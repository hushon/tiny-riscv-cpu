==> flow/design.v <==
module vending_machine (
	clk,							 
	reset_n,						 
	i_input_coin,				 
	i_select_item,				 
	i_trigger_return,			 
	o_available_item,			 
	o_output_item,			 
	o_return_coin,				 
	stopwatch,
	current_total,
	return_temp,
);
	input clk;
	input reset_n;
	input [3-1:0] i_input_coin;
	input [4-1:0] i_select_item;
	input i_trigger_return;
	output reg [4-1:0] o_available_item;
	output reg [4-1:0] o_output_item;
	output reg [3-1:0] o_return_coin;
	output [3:0] stopwatch;
	output [31-1:0] current_total;
	output [31-1:0] return_temp;
	reg [8-1:0] returning_coin_0;
	reg [8-1:0] returning_coin_1;
	reg [8-1:0] returning_coin_2;
	reg block_item_0;
	reg block_item_1;
	reg [3:0] stopwatch;
	reg have_to_return;
	reg  [31-1:0] return_temp;
	reg [31-1:0] temp;
	wire [31:0] kkItemPrice [4-1:0];	 
	wire [31:0] kkCoinValue [3-1:0];	 
	assign kkItemPrice[0] = 400;
	assign kkItemPrice[1] = 500;
	assign kkItemPrice[2] = 1000;
	assign kkItemPrice[3] = 2000;
	assign kkCoinValue[0] = 100;
	assign kkCoinValue[1] = 500;
	assign kkCoinValue[2] = 1000;
	integer i, j, k,l,m,n;
	reg [31-1:0] current_total;
	reg [8-1:0] num_items [4-1:0];
	reg [8-1:0] num_coins [3-1:0];
	reg [31-1:0] current_total_nxt;
	reg [8-1:0] num_items_nxt [4-1:0];
	reg [8-1:0] num_coins_nxt [3-1:0];
	reg isActive;  
	reg [31-1:0] input_total, output_total, return_total_0,return_total_1,return_total_2;
	always @(*) begin
		input_total = 100*i_input_coin[0] + 500*i_input_coin[1] + 1000*i_input_coin[2];
		num_coins_nxt[0] = num_coins[0] + i_input_coin[0] - o_return_coin[0];
		num_coins_nxt[1] = num_coins[1] + i_input_coin[1] - o_return_coin[1];
		num_coins_nxt[2] = num_coins[2] + i_input_coin[2] - o_return_coin[2];
		output_total = 400*o_output_item[0] + 500*o_output_item[1] + 1000*o_output_item[2] + 2000*o_output_item[3] + 100*o_return_coin[0] + 500*o_return_coin[1] + 1000*o_return_coin[2];
		num_items_nxt[0] = num_items[0] - o_output_item[0];
		num_items_nxt[1] = num_items[1] - o_output_item[1];
		num_items_nxt[2] = num_items[2] - o_output_item[2];
		num_items_nxt[3] = num_items[3] - o_output_item[3];
		current_total_nxt = current_total + input_total - output_total;
		if(i_input_coin!=0 || i_select_item!=0 || i_trigger_return!=0) isActive = 1;
		else isActive = 0;
	end
	always @(*) begin
		if (current_total < kkItemPrice[0]) o_available_item = 4'b0000;
		else if (current_total < kkItemPrice[1]) o_available_item = 4'b0001;
		else if (current_total < kkItemPrice[2]) o_available_item = 4'b0011;
		else if (current_total < kkItemPrice[3]) o_available_item = 4'b0111;
		else o_available_item = 4'b1111;
		if (num_items[3] <= 0) o_available_item[3] = 1'b0;
		if (num_items[2] <= 0) o_available_item[2] = 1'b0;
		if (num_items[1] <= 0) o_available_item[1] = 1'b0;
		if (num_items[0] <= 0) o_available_item[0] = 1'b0;
	o_output_item = o_available_item & i_select_item;	 
		if (i_trigger_return || stopwatch<=0) begin  
			if (current_total >= 1000) o_return_coin = 3'b100;
			else if (current_total >= 500) o_return_coin = 3'b010;
			else if (current_total >= 100) o_return_coin = 3'b001;
			else o_return_coin = 3'b000;
	 	end
	 	else o_return_coin = 3'b000;
	end
	always @(posedge clk) begin
		if (!reset_n) begin
			o_available_item = 0;
			o_output_item = 0;
			o_return_coin = 0;
			current_total = 0;
			num_items[0] = 10;
			num_items[1] = 10;
			num_items[2] = 10;
			num_items[3] = 10;
			num_coins[0] = 5;
			num_coins[1] = 5;
			num_coins[2] = 5;
			stopwatch = 10;
			return_temp = 0;
		end
		else begin
			current_total = current_total_nxt;
			num_coins[0] = num_coins_nxt[0];
			num_coins[1] = num_coins_nxt[1];
			num_coins[2] = num_coins_nxt[2];
			num_items[0] = num_items_nxt[0];
			num_items[1] = num_items_nxt[1];
			num_items[2] = num_items_nxt[2];
			num_items[3] = num_items_nxt[3];
			if(isActive) stopwatch = 10;
			else stopwatch = stopwatch - 1;
		end		    
	end	    
endmodule
Reports on vending_machine --
The steps from the RTL of vending_machine to its reports follow in flow order. Line numbers count from 1 in the design file above. Operators: Yosys type, input widths -> output width; for muxes data width and select width s. A cell with -- has no value.
Set-up: design top vending_machine, clock input clk, library sky130hd, timing corner tt_025C_1v80

Word level --
Counts by Yosys on the flattened word-level netlist (proc, flatten, opt, wreduce). Print and check cells are left out. Cells with the same type and inputs are merged into one.
Cells by class: bitwise gates (word level) 1, add/subtract/negate cells 4, reductions and logical operators 5, mux-type cells 1, multiply operators 3
Operators by type and width (number):
- $add 31x12->31 | 1
- $mul 7x1->8 const A | 2
- $add 11x11->12 | 1
- $add 8x10->11 | 1
- $mul 5x1->6 const A | 1
- $sub 4x1->4 const B | 1
- $reduce_bool 4->1 | 1
- $reduce_bool 3->1 | 1
- $logic_or 1x1->1 | 2
- $reduce_or 2->1 | 1
- $not 1->1 | 1
- $mux 1 | 1
Bit counts: output and inout bits 77, bits of input ports 10, bits in registers 35

Logic depth --
Longest topological path by Yosys (ltp), each cell counted once; first at word level (registers and memories cut), then after technology mapping (sequential cells cut; the memories' decode and read muxes count).
Depth: depth in word-level cells 5, ABC_AREA 1, gate-level depth with buffers 15, gate-level depth less buffers 15

Netlist --
Source: synth_stat.txt of the flow (Yosys; design flattened, memories mapped). It holds for the ABC_AREA given above (unset counts as 0); a run with the other value may have another netlist.
Mapped netlist: flip-flop cells 33, cell area after synthesis 2625.0 um^2, cell count 395
Cell types:
- sky130_fd_sc_hd__dfxtp_1 | number 33, area in all 660.634 um^2
- sky130_fd_sc_hd__nand2_1 | number 102, area in all 382.867 um^2
- sky130_fd_sc_hd__buf_4 | number 44, area in all 330.317 um^2
- sky130_fd_sc_hd__ha_1 | number 19, area in all 237.728 um^2
- sky130_fd_sc_hd__inv_1 | number 53, area in all 198.941 um^2
- sky130_fd_sc_hd__nor2_1 | number 49, area in all 183.926 um^2
- sky130_fd_sc_hd__nand3_1 | number 28, area in all 140.134 um^2
- sky130_fd_sc_hd__fa_1 | number 6, area in all 120.115 um^2
- sky130_fd_sc_hd__a21oi_1 | number 22, area in all 110.106 um^2
- sky130_fd_sc_hd__o21ai_0 | number 8, area in all 40.038 um^2
- sky130_fd_sc_hd__nor2_2 | number 5, area in all 31.28 um^2
- sky130_fd_sc_hd__nand2_2 | number 4, area in all 25.024 um^2
- sky130_fd_sc_hd__nand4_1 | number 4, area in all 25.024 um^2
- sky130_fd_sc_hd__nor2_4 | number 2, area in all 22.522 um^2
- sky130_fd_sc_hd__nand3_2 | number 2, area in all 20.019 um^2
- sky130_fd_sc_hd__a21oi_2 | number 2, area in all 17.517 um^2
- sky130_fd_sc_hd__a21o_1 | number 2, area in all 15.014 um^2
- sky130_fd_sc_hd__nor3_2 | number 1, area in all 10.01 um^2
Other cell types: 8; their cells: 9.

Path before layout --
OpenSTA on the mapped netlist: ideal clock, no wires. The path of least setup slack (recovery checks aside). Input and output delay are each 20% of the period. Register names are those of the netlist, which keeps one name where synthesis merged equal registers.
Timing post-synthesis: path kind input to register, start input port i_input_coin[0], end register current_total[23], period 7.64 ns, time at the first pin 1.528 ns, data arrival time 3.488 ns, delay of the path 2.075 ns, slack 4.037 ns, setup time 0.115 ns, driving pins on the path 14, data required time 7.525 ns, synthesis period reached 3.603 ns
"delay of the path" is the arrival time less input delay plus setup time. "driving pins on the path": output pins that drive a net of the path, with the launching flip-flop's if there is one; two outputs of one cell count as two. "synthesis period reached" is the clock period less the worst setup slack; recovery checks do not enter. This is arithmetic on one report: input and output delays are still those of the set period (20% each). The rows between start and end are the longest chain of elaborated cells between them; the timing report does not say that the signal goes this way. Where chains are equally long, one stands for them. Each line given opens the expression or statement behind the cell; cells for indexed reads and writes are added by Yosys, which also makes memories of some case tables.
Between the ends, post-synthesis: path through sky130_fd_sc_hd__fa_1 > sky130_fd_sc_hd__xor2_1 > sky130_fd_sc_hd__ha_1 > sky130_fd_sc_hd__a21o_1 > sky130_fd_sc_hd__ha_1 > sky130_fd_sc_hd__nand2_1 > sky130_fd_sc_hd__inv_1 > sky130_fd_sc_hd__nand2_1 > sky130_fd_sc_hd__nor2_1 > sky130_fd_sc_hd__nand2_1 > sky130_fd_sc_hd__nand3_1 > sky130_fd_sc_hd__nand3_1 > sky130_fd_sc_hd__nand2_1 > sky130_fd_sc_hd__nor2_1, length of the longest elaborated chain 4, elaborated cells between the ends (all ways) 4, classes of those cells add/sub (3); mul (1)
RTL lines, path post-synthesis:
- start, declared | line 16 | input [3-1:0] i_input_coin;
- $mul 5x1->6 | line 53 | input_total = 100*i_input_coin[0] + 500*i_input_coin[1] + 1000*i_input_coin[2];
- $add 8x10->11 | line 53
- $add 11x11->12 | line 53
- $add 31x12->31 | line 62 | current_total_nxt = current_total + input_total - output_total;
- end, assigned | line 90 | current_total = 0;
- end, assigned | line 102 | current_total = current_total_nxt;
- end, declared | line 23 | output [31-1:0] current_total;

Worst path after layout --
From the final timing report of entry A: the path of least setup slack in the routed layout; clock arrival at registers is part of the times.
Timing after layout: path kind input to register, start input port i_input_coin[1], end register current_total[28], data arrival time 2.71 ns, slack 0.03 ns, period 2.56 ns, setup time 0.11 ns, data required time 2.74 ns, driving pins on the path 14, time at the first pin 0.51 ns
The rows between start and end are the longest chain of elaborated cells between them; the timing report does not say that the signal goes this way. Where chains are equally long, one stands for them.
Between the ends, after layout: path through sky130_fd_sc_hd__buf_2 > sky130_fd_sc_hd__buf_4 > sky130_fd_sc_hd__fa_1 > sky130_fd_sc_hd__ha_1 > sky130_fd_sc_hd__a21o_1 > sky130_fd_sc_hd__ha_4 > sky130_fd_sc_hd__nand2_2 > sky130_fd_sc_hd__buf_4 > sky130_fd_sc_hd__nor2_2 > sky130_fd_sc_hd__nand2_1 > sky130_fd_sc_hd__nand2_2 > sky130_fd_sc_hd__nand2_1 > sky130_fd_sc_hd__nand2_1 > sky130_fd_sc_hd__a21oi_1, length of the longest elaborated chain 4, elaborated cells between the ends (all ways) 4, classes of those cells add/sub (3); mul (1)
RTL lines, path after layout:
- start, declared | line 16 | input [3-1:0] i_input_coin;
- $mul 7x1->8 | line 53 | input_total = 100*i_input_coin[0] + 500*i_input_coin[1] + 1000*i_input_coin[2];
- $add 8x10->11 | line 53
- $add 11x11->12 | line 53
- $add 31x12->31 | line 62 | current_total_nxt = current_total + input_total - output_total;
- end, assigned | line 90 | current_total = 0;
- end, assigned | line 102 | current_total = current_total_nxt;
- end, declared | line 23 | output [31-1:0] current_total;

Lab notebook: vending_machine

Top module vending_machine; platform sky130hd; tools Yosys and OpenROAD; 2 stored runs in no particular order. Input and output delays are each 20% of the period that was set; the output load is 0.01 pF.
"reached clock period": clock period set for the run, less the worst setup slack. It is reckoned from that one timing run; input and output delays stay at 20% of the period that was set.
"worst path time" means the part of the period allowed to the worst setup path (the constraints hold back 20% at inputs and 20% at outputs) less its slack; where the path has registers, the arrival times of their clocks count too.
By "power consumption" is meant OpenSTA's value without simulated activity: inputs other than the clock are taken to toggle once in ten clock periods, and the tool carries that through the logic.

* Entry A | settings: period_ns 2.56; CORE_UTILIZATION 59; PLACE_DENSITY_LB_ADDON 0.17; HOLD_SLACK_MARGIN 0.28; CORE_MARGIN 5; CELL_PAD_IN_SITES_DETAIL_PLACEMENT 0; ABC_AREA 1; GPL_TIMING_DRIVEN 1; CTS_CLUSTER_DIAMETER 81; MAX_ROUTING_LAYER met4; CAP_MARGIN 20; SLEW_MARGIN 20 | results: synthesis area 2625.0 um^2; worst hold slack 0.449 ns; power consumption 2.712 mW; utilization in the final report 81.1 %; standard-cell area after layout 3505.9 um^2; worst path time 2.02 ns; critical path type input to register; setup TNS 0.000 ns; reached clock period 2.531 ns; die size 5882.9 um^2; worst setup slack after layout 0.029 ns
* Entry B | settings: period_ns 3.1; CORE_UTILIZATION 35; PLACE_DENSITY_LB_ADDON 0.08; CORE_ASPECT_RATIO 1.03; CELL_PAD_IN_SITES_GLOBAL_PLACEMENT 1; CELL_PAD_IN_SITES_DETAIL_PLACEMENT 2; TNS_END_PERCENT 30; GPL_TIMING_DRIVEN 0; GPL_ROUTABILITY_DRIVEN 0; CTS_CLUSTER_DIAMETER 282; CAP_MARGIN 35; CORE_MARGIN 2; SLEW_MARGIN 20 | results: synthesis area 2290.9 um^2; worst hold slack 0.522 ns; power consumption 2.197 mW; utilization in the final report 53.7 %; standard-cell area after layout 3350.7 um^2; worst path time 2.54 ns; critical path type input to register; setup TNS -0.132 ns; reached clock period 3.164 ns; die size 7208.7 um^2; worst setup slack after layout -0.064 ns
